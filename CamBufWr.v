==> flow/design.v <==
`timescale 1ns / 10ps
module CamBufWr(
    input   iClk,
    input   wRsn,
    input   sw_i,
    input   cam_vsync_i,
    input   cam_hsync_i,
    input   [7:0]   cam_data_i,
    output          ram_wr_en_o, 
    output  [16:0]  ram_wr_addr_o,
    output  [15:0]  ram_wr_data_o,
	output 			buf_sel,
	output 			buf0_full_wr,
	output 			buf1_full_wr,
	output          fr_done
    );
    localparam sig_v_count_max_real = 272;
    localparam sig_h_count_max_real = 480;
    wire sig_v_count_max;
    wire sig_h_count_max;
    reg     sig_cam_vsync;
    reg     sig_cam_hsync;
    reg     [7:0]   sig_cam_data;
    reg     sig_cam_vsync_delay;
    reg     sig_cam_hsync_delay;
    reg     [7:0]   sig_cam_data_delay;
    reg     sig_temp;
    reg     [15:0]  sig_v_count;
    reg     [15:0]  sig_h_count;
    reg     [16:0]  sig_addr_count;
    reg             sig_en;
    reg             sig_ram_wr_en;
    reg     [16:0]  sig_ram_wr_addr;
    reg     [15:0]  sig_ram_wr_data;
    assign sig_v_count_max = sig_v_count_max_real;
    assign sig_h_count_max = sig_h_count_max_real;
    parameter W_IDLE = 2'b00,
              W_RUN  = 2'b01,
			  W_DONE = 2'b10 ;
    reg [1:0] c_state, n_state;
	reg		  r_buf_sel;
	reg		  r_buf0_full_wr;
	reg		  r_buf1_full_wr;	
    always @(posedge iClk or negedge wRsn) begin
        if (!wRsn)
            c_state <= W_IDLE;
        else
            c_state <= n_state;
    end
    always @(*) begin
        case (c_state)
            W_IDLE: 
                n_state = (sig_cam_vsync_delay == 0) ? W_RUN : W_IDLE;
            W_RUN : 
                n_state = (sig_cam_vsync_delay == 1) ? W_DONE : W_RUN;
            W_DONE: 
                n_state = W_IDLE;
            default: 
                n_state = W_IDLE;
        endcase
    end
    always @(posedge iClk or negedge wRsn) begin
        if(!wRsn) begin
            r_buf_sel        <= 0;
            r_buf0_full_wr   <= 0;
            r_buf1_full_wr   <= 0;
        end 
        else begin
            case(c_state)
                W_IDLE: begin
                end
                W_RUN: begin
                end    
                W_DONE: begin
                    r_buf_sel <= ~ r_buf_sel;
                    if (r_buf_sel == 0) begin
                        r_buf0_full_wr <= 1; 
                        r_buf1_full_wr <= 0; end
                    else begin
                        r_buf1_full_wr <= 1; 
                        r_buf0_full_wr <= 0; end
                end
            endcase
        end
    end     
    assign buf_sel = r_buf_sel ;
    assign buf0_full_wr = r_buf0_full_wr ;
    assign buf1_full_wr = r_buf1_full_wr ;   
    assign fr_done = cam_vsync_i ;
    always @(posedge iClk) begin
        sig_cam_vsync <= cam_vsync_i;
        sig_cam_hsync <= cam_hsync_i;
        sig_cam_data <= cam_data_i;
        sig_cam_vsync_delay <= sig_cam_vsync;
        sig_cam_hsync_delay <= sig_cam_hsync;
        sig_cam_data_delay <= sig_cam_data;
    end
    always @(posedge iClk) begin
        if (sig_cam_vsync_delay == 0) begin
            if (sig_cam_hsync_delay == 1) begin
                sig_temp <= ~sig_temp;
            end else begin
                sig_temp <= sig_temp;
            end
        end else begin
            sig_temp <= 0;
        end
    end
    always @(posedge iClk) begin
        if (sig_cam_vsync == 0) begin
            if ((sig_cam_hsync == 0) && (sig_cam_hsync_delay == 1)) begin
                sig_v_count <= sig_v_count + 1;
            end else begin
                sig_v_count <= sig_v_count;
            end
        end else begin
            sig_v_count <= 0;
        end
    end
    always @(posedge iClk) begin
        if (sig_cam_vsync == 0) begin
            if (sig_cam_hsync == 1) begin
                if (sig_temp == 1) begin
                    sig_h_count <= sig_h_count + 1;
                end else begin
                    sig_h_count <= sig_h_count;
                end
            end else begin
                sig_h_count <= 0;
            end
        end else begin
            sig_h_count <= 0;
        end
    end
    always @(posedge iClk) begin
        if (sig_cam_vsync == 0) begin
            if (sig_ram_wr_en == 1) begin
                sig_addr_count <= sig_addr_count + 1;
            end else begin
            end
        end else begin
            sig_addr_count <= 0;
        end
    end
    always @(posedge iClk) begin
        if (sig_cam_vsync == 0) begin
            if (sig_cam_hsync == 1) begin
                if ((sig_v_count < sig_v_count_max_real) && (sig_h_count < sig_h_count_max_real)) begin
                    sig_en <= 1;
                end else begin
                    sig_en <= 0;
                end
            end else begin
                sig_en <= sig_en;
            end
        end else begin
            sig_en <= 0;
        end 
    end
    always @(posedge iClk) begin
        if (sig_en == 1) begin
            if (sig_temp == 0) begin
                sig_ram_wr_en <= 0;
                sig_ram_wr_addr <= 0;
                sig_ram_wr_data[15:8] <= sig_cam_data_delay;
            end else if (sig_temp == 1) begin
                sig_ram_wr_en <= 1;
                sig_ram_wr_addr <= sig_addr_count;
                sig_ram_wr_data[7:0] <= sig_cam_data_delay;
            end
        end else begin
            sig_ram_wr_en <= 0;
            sig_ram_wr_addr <= 0;
            sig_ram_wr_data <= 0;
        end
    end
    assign ram_wr_en_o = sig_ram_wr_en;
    assign ram_wr_addr_o = sig_ram_wr_addr;
    assign ram_wr_data_o = sig_ram_wr_data;
endmodule
### From RTL to reports: CamBufWr

What the tools print for CamBufWr, step after step.
Lines are those of the file above, counted from 1.
Operators carry their Yosys type and port widths (W data, S select, Z words).
Library cell names are shortened.
A cell with n/a has no value.

| design | value |
|---|---|
| design top | CamBufWr |
| clock port | iClk |
| standard-cell library | sky130hd |
| corner | tt_025C_1v80 |

### Word level

Yosys after proc, flatten, opt, wreduce and memory -nomap, before mapping. Enables and synchronous resets that opt folds into registers are not counted as muxes. Memory bits, and registers merged into a memory's read port (data or address), are not among the register bits. Print and check cells are not counted.

| bit counts | value |
|---|---|
| register bits after elaboration | 110 |
| elaborated cells | 40 |

| cells by class | value |
|---|---|
| add/subtract/negate cells | 3 |
| magnitude comparators | 2 |
| eq/ne operators | 2 |
| multiplexer cells | 6 |
| bitwise operators | 3 |
| reduce/logical cells | 5 |

Operators with widths:

| cell | number |
|---|---|
| $add A16 B1 Y16 const B | 2 |
| $lt A16 B9 Y1 const B | 2 |
| $add A17 B1 Y17 const B | 1 |
| $pmux W2 S2 | 1 |
| $mux W1 | 4 |
| $not A1 Y1 | 3 |
| $logic_and A1 B1 Y1 | 2 |
| $eq A2 B1 Y1 const B | 1 |
| $eq A2 B2 Y1 const B | 1 |
| $logic_not A2 Y1 | 1 |
| $reduce_and A2 Y1 | 1 |
| $reduce_or A2 Y1 | 1 |
| $mux W2 | 1 |

### Longest topological paths

Yosys ltp: most cells in a row. Word level: on the elaborated netlist, between registers, memories and ports. Mapped: between sequential cells and ports; inverters and the memories' decode and read muxes count.

| logic depth | value |
|---|---|
| depth in word-level cells | 3 |
| ABC_AREA | 0 |
| mapped depth | 6 |

### After synthesis

The flow's flattened synthesis, as Yosys stat reports it; memories are mapped. The netlist is that of the ABC_AREA named above (0 if unset); the other value can give another one.

| mapped netlist | value |
|---|---|
| cell count | 388 |
| chip area (Yosys) | 3981.3 µm² |
| flip-flops | 110 |
| buffer cells | 19 |

Cells by type:

| cell | number |
|---|---|
| dfxtp_1 | 105 |
| mux2i_1 | 19 |
| xnor2_1 | 21 |
| nor2_1 | 43 |
| and3_1 | 20 |
| nor2b_1 | 20 |
| xor2_1 | 12 |
| dfrtp_1 | 4 |
| nand4_1 | 14 |
| nand3_1 | 15 |
| a21oi_1 | 13 |
| mux2_2 | 5 |
| nand2_1 | 15 |
| nor3_1 | 10 |
| clkbuf_1 | 13 |
| nor4_1 | 7 |
| ha_1 | 3 |
| or3_1 | 6 |

Not listed: further types 25, cells in them 43.

### Worst setup path after synthesis

Source: OpenSTA report_checks on the synthesized netlist (no wires, ideal clock, input and output delay 20% of the period each), path of least setup slack; recovery checks are left aside. Register names are those of the netlist, which keeps one name where synthesis merged equal registers.

| timing after synthesis | value |
|---|---|
| kind | register to register |
| from | reg sig_addr_count[0] |
| to | reg sig_addr_count[16] |
| clock period | 1730 ps |
| time at the first pin | 0 ps |
| arrival | 1614 ps |
| data required time | 1609 ps |
| path slack | -5 ps |
| delay of the path | 1735 ps |
| stages on the path | 6 |
| buffers on the path | 0 |
| period reached after synthesis | 1735 ps |

"delay of the path" is the arrival time less input delay plus setup time.
"stages on the path" counts driving pins, that of a launching flip-flop among them; a cell with two outputs on the path counts twice.
"period reached after synthesis" = period - worst setup slack (recovery checks aside). The figure is calculated, with input and output delays left at 20% of the set period.
The rows between start and end are the longest chain of elaborated cells between them; the timing report does not say that the signal goes this way. Where chains are equally long, one stands for them.
A line is the first line of the expression or statement that the cell stems from. Yosys adds cells for indexed reads and writes and turns some case tables into memories.

| on the way, after synthesis | value |
|---|---|
| cell sequence | dfxtp_1 -> ha_1 -> nand4_1 -> nor4_1 -> nand3_1 -> mux2_2 |
| length of the longest elaborated chain | 1 |
| elaborated cells between the ends (all ways) | 1 |
| source lines of those cells | 1 |

RTL lines, path after synthesis:

| element | line | source |
|---|---|---|
| start, declared | 30 | `reg     [16:0]  sig_addr_count;` |
| start, assigned | 138 | `sig_addr_count <= sig_addr_count + 1;` |
| start, assigned | 142 | `sig_addr_count <= 0;` |
| $add A17 B1 Y17 | 138 |  |
| end, assigned | 138 |  |
| end, assigned | 142 |  |
| end, declared | 30 |  |

### Worst path after layout

From the final timing report of job 1: the path of least setup slack in the routed layout; clock arrival at registers is part of the times.
The report prints the path's times to 10 ps; the period is as set.

| timing after layout | value |
|---|---|
| kind | register to register |
| from | reg sig_v_count[6] |
| to | reg sig_v_count[13] |
| clock period | 1500 ps |
| time at the first pin | 360 ps |
| arrival | 1870 ps |
| data required time | 1800 ps |
| path slack | -70 ps |
| stages on the path | 5 |
| buffers on the path | 0 |

The rows between start and end are the longest chain of elaborated cells between them; the timing report does not say that the signal goes this way. Where chains are equally long, one stands for them.
A register here has more assigning lines than the two given.

| on the way, after layout | value |
|---|---|
| cell sequence | dfxtp_4 -> nand4_4 -> or4_4 -> or3_4 -> a21oi_2 |
| length of the longest elaborated chain | 1 |
| elaborated cells between the ends (all ways) | 1 |
| source lines of those cells | 1 |

RTL lines, path after layout:

| element | line | source |
|---|---|---|
| start, declared | 28 | `reg     [15:0]  sig_v_count;` |
| start, assigned | 112 | `sig_v_count <= sig_v_count + 1;` |
| start, assigned | 114 | `sig_v_count <= sig_v_count;` |
| $add A16 B1 Y16 | 112 |  |
| end, assigned | 112 |  |
| end, assigned | 114 |  |
| end, declared | 28 |  |

Memo
Re: implementation data of CamBufWr

Below are 2 stored runs of the flow (Yosys, OpenROAD; platform sky130hd) on CamBufWr, each with its settings and what was measured, unordered. Constraints: input delay and output delay 20% of the set period each, output load 0.01 pF.
By "clock period reached" is meant the clock period of the run minus its worst setup slack. This is arithmetic on one report: input and output delays are still those of the set period (20% each).
"worst setup path time" means the part of the period allowed to the worst setup path (the constraints hold back 20% at inputs and 20% at outputs) less its slack; where the path has registers, the arrival times of their clocks count too.
"overall power": no workload was simulated; the value follows from the tool's default switching activity.
"worst setup path time" is known to 10 ps.

#### Job 1

| setting | value |
|---|---|
| period_ns | `1.5` |
| CORE_UTILIZATION | `55` |
| PLACE_DENSITY | `0.58` |
| HOLD_SLACK_MARGIN | `0.25` |
| GPL_TIMING_DRIVEN | `1` |
| CTS_CLUSTER_DIAMETER | `70` |
| MIN_ROUTING_LAYER | `met1` |
| CAP_MARGIN | `20` |
| CORE_MARGIN | `2` |
| SLEW_MARGIN | `20` |

| result | value |
|---|---|
| final setup TNS | -111 ps |
| clock period reached | 1568 ps |
| final utilization | 0.73 |
| setup slack of the critical path | -68 ps |
| worst setup path time | 1570 ps |
| critical path kind | register to register |
| smallest hold slack | 339 ps |
| standard-cell area after routing | 5211.2 µm² |
| overall die area | 7935.2 µm² |
| synthesis area | 3981.3 µm² |
| overall power | 0.005143 W |

#### Job 2

| setting | value |
|---|---|
| period_ns | `3.01` |
| CORE_UTILIZATION | `57` |
| SETUP_SLACK_MARGIN | `0.74` |
| PLACE_DENSITY | `0.35` |
| CELL_PAD_IN_SITES_DETAIL_PLACEMENT | `0` |
| TNS_END_PERCENT | `80` |
| CTS_CLUSTER_DIAMETER | `25` |
| CAP_MARGIN | `20` |
| CORE_MARGIN | `2` |
| SLEW_MARGIN | `20` |

| result | value |
|---|---|
| worst setup path time | 1020 ps |
| critical path kind | input to output |
| smallest hold slack | 336 ps |
| setup slack of the critical path | 786 ps |
| final setup TNS | 0 ps |
| synthesis area | 3981.3 µm² |
| overall die area | 7669.4 µm² |
| final utilization | 0.696 |
| overall power | 0.002527 W |
| clock period reached | 2224 ps |
| standard-cell area after routing | 4729.5 µm² |
